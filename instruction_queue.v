==> flow/design.v <==
`timescale 1ns/1ps
module instruction_queue_rs (
    input  clk,
    input  reset,               
    input        enqueue,
    input  [7:0] instr_in,
    input  [3:0] retire_onehot,
    output [31:0] instr_flat_out,   
    output [3:0]  valid_bits,
    output full,
    output empty
);
    reg [1:0] opcode [0:3];
    reg [1:0] src1   [0:3];
    reg [1:0] src2   [0:3];
    reg [1:0] dest   [0:3];
    reg       valid  [0:3];
    integer i;
    reg [2:0] count;         
    integer del_cnt;
    integer free_idx;
    always @(posedge clk) begin
        if (reset) begin
            count <= 0;
            for (i = 0; i < 4; i = i + 1) begin
                opcode[i] <= 2'b00;
                src1[i]   <= 2'b00;
                src2[i]   <= 2'b00;
                dest[i]   <= 2'b00;
                valid[i]  <= 1'b0;
            end
        end else begin
            del_cnt = retire_onehot[0] + retire_onehot[1] +
                      retire_onehot[2] + retire_onehot[3];
            for (i = 0; i < 4; i = i + 1) begin
                if (retire_onehot[i]) begin
                    valid[i] <= 1'b0;
                end
            end
            if (del_cnt != 0)
                count <= count - del_cnt;
            if (enqueue) begin
                free_idx = -1;
                for (i = 0; i < 4; i = i + 1) begin
                    if ((free_idx == -1) && (valid[i] == 1'b0)) begin
                        free_idx = i;
                    end
                end
                if (free_idx != -1) begin
                    opcode[free_idx] <= instr_in[7:6];
                    src1[free_idx]   <= instr_in[5:4];
                    src2[free_idx]   <= instr_in[3:2];
                    dest[free_idx]   <= instr_in[1:0];
                    valid[free_idx]  <= 1'b1;
                    count <= count + 1;
                end
            end
        end
    end
    assign valid_bits = { valid[3], valid[2], valid[1], valid[0] };
    assign instr_flat_out[7:0]   = { opcode[0], src1[0], src2[0], dest[0] };
    assign instr_flat_out[15:8]  = { opcode[1], src1[1], src2[1], dest[1] };
    assign instr_flat_out[23:16] = { opcode[2], src1[2], src2[2], dest[2] };
    assign instr_flat_out[31:24] = { opcode[3], src1[3], src2[3], dest[3] };
    assign full  = (count == 4);
    assign empty = (count == 0);
endmodule
# Reports on instruction_queue_rs
# The steps from the RTL of instruction_queue_rs to its reports follow in flow order.
# Lines are those of the file above, counted from 1.
# Library cell names are shortened.
# The mark - stands for no value.
# setup
top,instruction_queue_rs
clock,clk
cell_library,sky130hd
lib_corner,tt_025C_1v80

# Word level
# Source: Yosys, flattened and elaborated, memories not mapped. Widths are those after wreduce; folded enables and synchronous resets count as part of the registers. Registers that Yosys merges into a memory's read port (data or address) are not register bits. Print and check cells do not count.
# Memory sizes are those after Yosys's memory passes, which may raise the word count (mostly to a power of two), join words into wider ones and drop unused or constant bits.
# word_totals
ramBits,36
ff_bits,3
mem_count,5
wordCells,84
out_inout_bits,38
# classes
equal,5
n_logic,4
muxes,55
n_reduce_logical,9
n_addsub,5
# memory_table
name,words,width,line_no,rtl
dest,4,2,16,reg [1:0] dest   [0:3];
opcode,4,2,13,reg [1:0] opcode [0:3];
src1,4,2,14,reg [1:0] src1   [0:3];
src2,4,2,15,reg [1:0] src2   [0:3];
valid,4,1,17,reg       valid  [0:3];
# ops
op,count
two-way mux 32 bit,12
equality test 32 x 1 -> 1 bit (second input constant),3
two-way mux 2 bit,23
!= test 32 x 1 -> 1 bit (second input constant),1
nonzero test 32 bit,1
two-way mux 1 bit,17
two-way mux 3 bit,3
OR reduction 2 bit,4
adder 3 x 1 -> 4 bit,1
logical AND 1 bit,3
inverter 1 bit,3
adder 2 x 1 -> 3 bit,1
adder 3 x 1 -> 3 bit (second input constant),1
subtractor 3 bit,1
equality test 3 bit (second input constant),1
logical NOT 3 bit,1
adder 1 x 1 -> 2 bit,1
OR 1 bit,1

# Logic depth
# Longest topological path by Yosys (ltp), each cell counted once; first at word level (registers and memories cut), then after technology mapping (sequential cells cut; the memories' decode and read muxes count).
# logic_depth
depth_word,24
ABC_AREA,0
ltp_mapped,11
mapped_depth_nobuf,11

# After synthesis
# The flow's flattened synthesis, as Yosys stat reports it; memories are mapped. The netlist is that of the ABC_AREA named above (0 if unset); the other value can give another one.
# synth_totals
buffers,5
flip_flops,39
sequential_area_mm2,0.0011011
cell_count,135
mapped_area_mm2,0.0017317
# types
type,count,type_area_um2
edfxtp_1,32,960.922
and2_1,33,206.448
dfxtp_1,7,140.134
ha_1,5,62.56
inv_1,11,41.29
fa_1,2,40.038
buf_4,4,30.029
nor2_1,8,30.029
mux2i_1,2,20.019
nor3_2,2,20.019
nor2b_1,3,18.768
a211oi_1,2,15.014
a21oi_1,3,15.014
nand3_1,3,15.014
nand2b_1,2,12.512
nand4_2,1,12.512
or2_2,2,12.512
mux2_1,1,11.261
# Other cell types: 10; their cells: 12.

# Path before layout
# OpenSTA on the mapped netlist: ideal clock, no wires. The path of least setup slack (recovery checks aside). Input and output delay are each 20% of the period. Register names are those of the netlist, which keeps one name where synthesis merged equal registers.
# synth_timing
path_type,input-to-reg
startpoint,input retire_onehot[0]
endpoint,register count[2]
n_path_buf,0
path_delay_ns,2.195
arrival_time_ns,2.918
clock_period_ns,4.23
setup_slack_ns,1.189
input_delay_ns,0.846
t_required_ns,4.107
path_stages,11
synth_period_reached_ns,3.041
# "path_delay_ns" = arrival - input delay + setup time.
# "path_stages" counts driving pins, that of a launching flip-flop among them; a cell with two outputs on the path counts twice.
# "synth_period_reached_ns" = period - worst setup slack (recovery checks aside). The figure is calculated, with input and output delays left at 20% of the set period.
# Between the ends stands the longest chain of elaborated cells between them, by number of cells; it is not shown to be the way that was timed. Of several equally long chains one is given.
# Each line given opens the expression or statement behind the cell; cells for indexed reads and writes are added by Yosys, which also makes memories of some case tables.
# A register here has more assigning lines than the two given.
# synth_via
cell_sequence,inv_1 -> fa_1 -> inv_1 -> ha_1 -> ha_1 -> inv_1 -> fa_1 -> nand2_1 -> o21ai_0 -> mux2i_1 -> mux2_1
elab_chain_cells,7
cells_between,8
lines_between,5
cone_classes,4 x add/sub; 3 x mux; 1 x reduce/logical
# synth_lines
element,line_no,rtl
from (decl),7,"input  [3:0] retire_onehot,"
adder 1 x 1 -> 2 bit,33,del_cnt = retire_onehot[0] + retire_onehot[1] +
adder 2 x 1 -> 3 bit,33,
adder 3 x 1 -> 4 bit,33,
subtractor 3 bit,41,count <= count - del_cnt;
two-way mux 3 bit,40,if (del_cnt != 0)
two-way mux 3 bit,49,if (free_idx != -1) begin
two-way mux 3 bit,42,if (enqueue) begin
to (assign),41,
to (assign),55,count <= count + 1;
to (decl),19,reg [2:0] count;

# Timing after layout
# Path of least setup slack in the final report of job 1 (OpenROAD, finished layout, wires in). Where an end is a register, its clock arrival counts in the times.
# layout_timing
path_type,input-to-reg
startpoint,input retire_onehot[1]
endpoint,register count[2]
setup_slack_ns,1.57
input_delay_ns,0.98
n_path_buf,1
t_required_ns,5.07
clock_period_ns,4.9
path_stages,12
arrival_time_ns,3.51
# Between the ends stands the longest chain of elaborated cells between them, by number of cells; it is not shown to be the way that was timed. Of several equally long chains one is given.
# A register here has more assigning lines than the two given.
# layout_via
cell_sequence,clkdlybuf4s50_1 -> inv_1 -> fa_1 -> inv_1 -> ha_1 -> ha_4 -> inv_1 -> fa_2 -> nand2_1 -> o21ai_0 -> mux2i_1 -> mux2_1
elab_chain_cells,7
cells_between,8
lines_between,5
cone_classes,4 x add/sub; 3 x mux; 1 x reduce/logical
# layout_lines
element,line_no,rtl
from (decl),7,"input  [3:0] retire_onehot,"
adder 1 x 1 -> 2 bit,33,del_cnt = retire_onehot[0] + retire_onehot[1] +
adder 2 x 1 -> 3 bit,33,
adder 3 x 1 -> 4 bit,33,
subtractor 3 bit,41,count <= count - del_cnt;
two-way mux 3 bit,40,if (del_cnt != 0)
two-way mux 3 bit,49,if (free_idx != -1) begin
two-way mux 3 bit,42,if (enqueue) begin
to (assign),41,
to (assign),55,count <= count + 1;
to (decl),19,reg [2:0] count;

# Measured data: module instruction_queue_rs, platform sky130hd, 2 stored runs of the flow under differing settings, order arbitrary. Input and output delays are each 20% of the period that was set; the output load is 0.01 pF.
# "clock_period_reached_ns" = clock period - worst setup slack. The figure is calculated, with input and output delays left at 20% of the set period.
# "worst_path_ns" is the time allowed to the run's worst setup path (the clock period less input and output delay, where it has them) less its slack. Clock arrival times count: a late capture clock shortens it, a late launch clock lengthens it.
# "fin_power_mw" rests on the timing tool's default activity at the inputs, not on a simulated workload.
# A setting shown as - is not set for that run.
run name,period_ns,CORE_UTILIZATION,SETUP_SLACK_MARGIN,PLACE_DENSITY_LB_ADDON,CORE_ASPECT_RATIO,CORE_MARGIN,TNS_END_PERCENT,CAP_MARGIN,MIN_ROUTING_LAYER,SLEW_MARGIN,worst_path_ns,timing.worst_path_kind,design.die.area_mm2,utilization_pct,worst_setup_slack_ns,synth_chip_area_mm2,fin_power_mw,final_cell_area_mm2,hold_worst_slack_ns,clock_period_reached_ns,fin_tns_ns
job 1,4.9,36,1.41,0.14,1.45,10,95,25,met1,20,2.35,input-to-reg,0.0080322,52.6,1.565,0.0017317,0.8405,0.0024486,0.543,3.335,0.000
job 2,2.73,40,0.24,-,-,2,-,20,-,20,1.87,input-to-reg,0.0048713,61.6,0.313,0.0017317,1.542,0.0025162,0.464,2.417,0.000
